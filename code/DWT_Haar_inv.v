==> flow/design.v <==
module DWT_Haar_inv
#(parameter WIDTH 	= 20,							 
			HEIGHT 	= 30,								 
			BMP_HEADER_NUM = 54							 
)
(
	input HCLK,												 
	input HRESETn,											 
	input hsync,											 
    input signed [9:0]  DATA_R_cA,						 
    input signed [9:0]  DATA_G_cA,						 
    input signed [9:0]  DATA_B_cA,						 
    input signed [9:0]  DATA_R_cH,						 
    input signed [9:0]  DATA_G_cH,						 
    input signed [9:0]  DATA_B_cH,						 
	input signed [9:0]  DATA_R_cV,						 
    input signed [9:0]  DATA_G_cV,						 
    input signed [9:0]  DATA_B_cV,						 
    input signed [9:0]  DATA_R_cD,						 
    input signed [9:0]  DATA_G_cD,						 
    input signed [9:0]  DATA_B_cD,						 
	output 	reg	 ctrl_data_Done,
	output reg signed [8:0]  DATA_R_L0,
	output reg signed [8:0]  DATA_G_L0,
	output reg signed [8:0]  DATA_B_L0,
	output reg signed [8:0]  DATA_R_L1,
	output reg signed [8:0]  DATA_G_L1,
	output reg signed [8:0]  DATA_B_L1,
	output reg signed [8:0]  DATA_R_H0,
	output reg signed [8:0]  DATA_G_H0,
	output reg signed [8:0]  DATA_B_H0,
	output reg signed [8:0]  DATA_R_H1,
	output reg signed [8:0]  DATA_G_H1,
	output reg signed [8:0]  DATA_B_H1
);	
reg signed [18:0] data_count;									 
wire done;													 
parameter Width = WIDTH/2; 
parameter Height = HEIGHT/2; 
always@(*) begin
			DATA_R_L0 = 0;
			DATA_G_L0 = 0;
			DATA_B_L0 = 0;
			DATA_R_L1 = 0;
			DATA_G_L1 = 0;
			DATA_B_L1 = 0;
			DATA_R_H0 = 0;
			DATA_G_H0 = 0;
			DATA_B_H0 = 0;
			DATA_R_H1 = 0;
			DATA_G_H1 = 0;
			DATA_B_H1 = 0;
        if(hsync) begin
			DATA_R_L0 = (DATA_R_cA + DATA_R_cH) >> 1;
			DATA_G_L0 = (DATA_G_cA + DATA_G_cH) >> 1;
			DATA_B_L0 = (DATA_B_cA + DATA_B_cH) >> 1;
            DATA_R_L1 = (DATA_R_cA - DATA_R_cH) >> 1;
			DATA_G_L1 = (DATA_G_cA - DATA_G_cH) >> 1;
			DATA_B_L1 = (DATA_B_cA - DATA_B_cH) >> 1;
			DATA_R_H0 = (DATA_R_cV + DATA_R_cD) >> 1;
			DATA_G_H0 = (DATA_G_cV + DATA_G_cD) >> 1;
			DATA_B_H0 = (DATA_B_cV + DATA_B_cD) >> 1;
			DATA_R_H1 = (DATA_R_cV - DATA_R_cD) >> 1;
			DATA_G_H1 = (DATA_G_cV - DATA_G_cD) >> 1;
			DATA_B_H1 = (DATA_B_cV - DATA_B_cD) >> 1;
        end
    end
always@(posedge HCLK, negedge HRESETn)
begin
    if(~HRESETn) begin
        data_count <= 0;
    end
    else if(data_count < (Width*HEIGHT/2)) begin
        if(hsync)
			data_count <= data_count + 1;  
    end
end
assign done = (data_count == (Width*HEIGHT/2))? 1'b1: 1'b0;  
always@(posedge HCLK, negedge HRESETn)
begin
    if(~HRESETn) begin
        ctrl_data_Done <= 0;
    end
    else begin
		ctrl_data_Done <= done;
    end
end
endmodule
# Step by step through the tools: DWT_Haar_inv
# What the tools print for DWT_Haar_inv, step after step.
# Lines are those of the file above, counted from 1.
# Library cell names are shortened.
# Not given: --
dict set report setup {
  top {DWT_Haar_inv}
  clk_port {HCLK}
  lib {sky130hd}
  pvt_corner {tt_025C_1v80}
}

# Word-level counts
# Counts by Yosys on the flattened word-level netlist (proc, flatten, opt, wreduce; memories kept). Register bits leave out memories and registers merged into their read ports (data or address); mux counts leave out enables and synchronous resets folded into registers. Print and check cells are left out. Cells with the same type and inputs are merged into one.
dict set report word_totals {
  wordCells 31
  output_inout_bits 109
  ff_bits 20
}
dict set report classes {
  cmp 1
  addsub 13
  equal 1
  mux 13
  reduce_and_logical 1
}
# op n
set ops {}
lappend ops {{9-bit two-way mux} 12}
lappend ops {{10-bit adder} 6}
lappend ops {{10-bit subtractor} 6}
lappend ops {{19-bit by 2-bit adder with 19-bit output (second input constant)} 1}
lappend ops {{19-bit by 9-bit < comparator with 1-bit output (second input constant)} 1}
lappend ops {{19-bit by 9-bit equality test with 1-bit output (second input constant)} 1}
lappend ops {{2-bit AND reduction} 1}
lappend ops {{1-bit two-way mux} 1}

# Depth
# Longest topological path by Yosys (ltp), each cell counted once; first at word level (registers and memories cut), then after technology mapping (sequential cells cut; the memories' decode and read muxes count).
dict set report depth {
  word_depth 2
  ABC_AREA 1
  mapped_depth 12
}

# Synthesis result
# The flow's flattened synthesis, as Yosys stat reports it; memories are mapped. The netlist is that of the ABC_AREA named above (0 if unset); the other value can give another one.
# The area totals of this step are shown rounded.
dict set report mapped {
  cell_count 1252
  seqArea_um2 500
  area_um2 6940
  ffs 20
}
# cell_type n
set types {}
lappend types {ha_1 98}
lappend types {nand2_1 290}
lappend types {inv_1 207}
lappend types {nor2_1 195}
lappend types {a21oi_1 127}
lappend types {nand3_1 103}
lappend types {dfrtp_1 20}
lappend types {o21ai_0 54}
lappend types {fa_1 12}
lappend types {xor2_1 24}
lappend types {nor3_1 19}
lappend types {o21bai_1 12}
lappend types {clkbuf_1 20}
lappend types {buf_2 14}
lappend types {nand4_1 10}
lappend types {a21o_1 6}
lappend types {nor3b_1 6}
lappend types {o21a_1 6}
# Not listed: further types 13, cells in them 29.

# Path before layout
# Path of least setup slack by OpenSTA after synthesis, without wires, with an ideal clock, recovery checks aside; 20% of the period is set as input and as output delay. Where synthesis merged equal registers, the netlist keeps one of their names.
dict set report synth_path {
  path_type {input-to-output}
  start {input port DATA_G_cV[1]}
  end {output port DATA_G_H1[5]}
  clock_period_ps 2840
  out_delay_ps 568
  path_stages 10
  setup_slack_ps 518
  arrival_ps 1754
  n_path_buf 0
  delay_ps 1186
  period_less_setup_slack_ps 2322
}
# "delay_ps" is the arrival time less input delay plus setup time.
# At an output port there is no setup time.
# "path_stages": output pins that drive a net of the path, with the launching flip-flop's if there is one; two outputs of one cell count as two.
# "period_less_setup_slack_ps" is the clock period less the worst setup slack; recovery checks do not enter. This is arithmetic on one report: input and output delays are still those of the set period (20% each).
# The rows between start and end are the longest chain of elaborated cells between them; the timing report does not say that the signal goes this way. Where chains are equally long, one stands for them.
# Each line given opens the expression or statement behind the cell; cells for indexed reads and writes are added by Yosys, which also makes memories of some case tables.
dict set report synth_via {
  path_cell_list {inv_1 -> fa_1 -> inv_1 -> nand3_1 -> nand2_1 -> nand3_1 -> and2_1 -> nand2_1 -> nand2_1 -> nor2_1}
  elab_chain_cells 2
  cone_cells 2
  classes_between {add/sub: 1; mux: 1}
}
# item line
set synth_rtl {}
lappend synth_rtl {{from (decl)} 17} ;# input signed [9:0] DATA_G_cV,
lappend synth_rtl {{10-bit subtractor} 64} ;# DATA_G_H1 = (DATA_G_cV - DATA_G_cD) >> 1;
lappend synth_rtl {{9-bit two-way mux} 53} ;# if(hsync) begin
lappend synth_rtl {{to (decl)} 33} ;# output reg signed [8:0] DATA_G_H1,

# Timing after layout
# From the final timing report of run 2: the path of least setup slack in the routed layout; clock arrival at registers is part of the times.
# The report prints the path's times to 10 ps; the period is as set.
dict set report layout_path {
  path_type {input-to-output}
  start {input port DATA_R_cH[5]}
  end {output port DATA_R_L0[5]}
  out_delay_ps 590
  n_path_buf 3
  path_stages 10
  arrival_ps 2110
  setup_slack_ps 240
  clock_period_ps 2930
}
# The rows between start and end are the longest chain of elaborated cells between them; the timing report does not say that the signal goes this way. Where chains are equally long, one stands for them.
dict set report layout_via {
  path_cell_list {dlygate4sd2_1 -> inv_2 -> ha_4 -> buf_4 -> nor2_4 -> nand4_1 -> nand3b_1 -> o21ai_0 -> a21oi_1 -> buf_2}
  elab_chain_cells 2
  cone_cells 2
  classes_between {add/sub: 1; mux: 1}
}
# item line
set layout_rtl {}
lappend layout_rtl {{from (decl)} 13} ;# input signed [9:0] DATA_R_cH,
lappend layout_rtl {{10-bit adder} 54} ;# DATA_R_L0 = (DATA_R_cA + DATA_R_cH) >> 1;
lappend layout_rtl {{9-bit two-way mux} 53} ;# if(hsync) begin
lappend layout_rtl {{to (decl)} 23} ;# output reg signed [8:0] DATA_R_L0,

Subject: DWT_Haar_inv on sky130hd, stored results

Hello all,

Design DWT_Haar_inv on sky130hd. What follows are 2 stored runs of the flow, each under its own settings; their order means nothing. The constraints put input and output delay at 20% of the set period each and load the outputs with 0.01 pF.
"period_less_ws_ps" is the run's clock period less its worst setup slack. It is reckoned from that one timing run; input and output delays stay at 20% of the period that was set.
"critical_path_time_ps" means the part of the period allowed to the worst setup path (the constraints hold back 20% at inputs and 20% at outputs) less its slack; where the path has registers, the arrival times of their clocks count too.
By "power.total_uw" is meant OpenSTA's value without simulated activity: inputs other than the clock are taken to toggle once in ten clock periods, and the tool carries that through the logic.
"critical_path_time_ps" is known to 10 ps.
The results are shown rounded.

# run 1
==> flow/run.sh <==
#!/bin/bash
# the make line also repeats the synthesis and layout settings of config.mk as NAME=value (left out here)
make -C /OpenROAD-flow-scripts/flow DESIGN_CONFIG=/design/flow/config.mk WORK_HOME=/design/flow/orfs CLKGATE_MAP_FILE= finish
==> flow/config.mk <==
export PLATFORM = sky130hd
export DESIGN_NAME = DWT_Haar_inv
export DESIGN_NICKNAME = DWT_Haar_inv
export VERILOG_FILES = /design/flow/design.v
export SDC_FILE = /design/flow/constraint.sdc
export NUM_CORES = 4
export LEC_CHECK = 0
export CAP_MARGIN = 20
export CELL_PAD_IN_SITES_DETAIL_PLACEMENT = 1
export CORE_ASPECT_RATIO = 0.98
export CORE_MARGIN = 8
export CORE_UTILIZATION = 61
export GPL_ROUTABILITY_DRIVEN = 0
export GPL_TIMING_DRIVEN = 1
export MAX_ROUTING_LAYER = met4
export PLACE_DENSITY = 0.56
export SETUP_SLACK_MARGIN = 0.43
export SLEW_MARGIN = 20
export TNS_END_PERCENT = 85
==> flow/constraint.sdc <==
create_clock -name core_clock -period 2.62 [get_ports {HCLK}]
set_input_delay 0.5240 -clock core_clock [delete_from_list [all_inputs] [get_ports {HCLK}]]
set_output_delay 0.5240 -clock core_clock [all_outputs]
set_load 0.01 [all_outputs]

==> run 1: results <==
outcome="unfinished; error DPL-0038 in placement"

# run 2
==> flow/run.sh <==
#!/bin/bash
# the make line also repeats the synthesis and layout settings of config.mk as NAME=value (left out here)
make -C /OpenROAD-flow-scripts/flow DESIGN_CONFIG=/design/flow/config.mk WORK_HOME=/design/flow/orfs CLKGATE_MAP_FILE= finish
==> flow/config.mk <==
export PLATFORM = sky130hd
export DESIGN_NAME = DWT_Haar_inv
export DESIGN_NICKNAME = DWT_Haar_inv
export VERILOG_FILES = /design/flow/design.v
export SDC_FILE = /design/flow/constraint.sdc
export NUM_CORES = 4
export LEC_CHECK = 0
export ABC_AREA = 1
export CAP_MARGIN = 5
export CORE_ASPECT_RATIO = 0.95
export CORE_MARGIN = 6
export CORE_UTILIZATION = 38
export GPL_TIMING_DRIVEN = 0
export MAX_ROUTING_LAYER = met5
export PLACE_DENSITY = 0.9
export SETUP_SLACK_MARGIN = 0.33
export SLEW_MARGIN = 20
export TNS_END_PERCENT = 45
==> flow/constraint.sdc <==
create_clock -name core_clock -period 2.93 [get_ports {HCLK}]
set_input_delay 0.5860 -clock core_clock [delete_from_list [all_inputs] [get_ports {HCLK}]]
set_output_delay 0.5860 -clock core_clock [all_outputs]
set_load 0.01 [all_outputs]

==> run 2: results <==
critical_path_time_ps=1520
worstPathKind="input-to-output"
stdcell_area_um2=11600
die_area_um2=21600
fin_ws_ps=236
post_route_util_pct=65.9
post_synth_area_um2=6940
power.total_uw=3220
hold_ws_ps=515
period_less_ws_ps=2694

Thanks
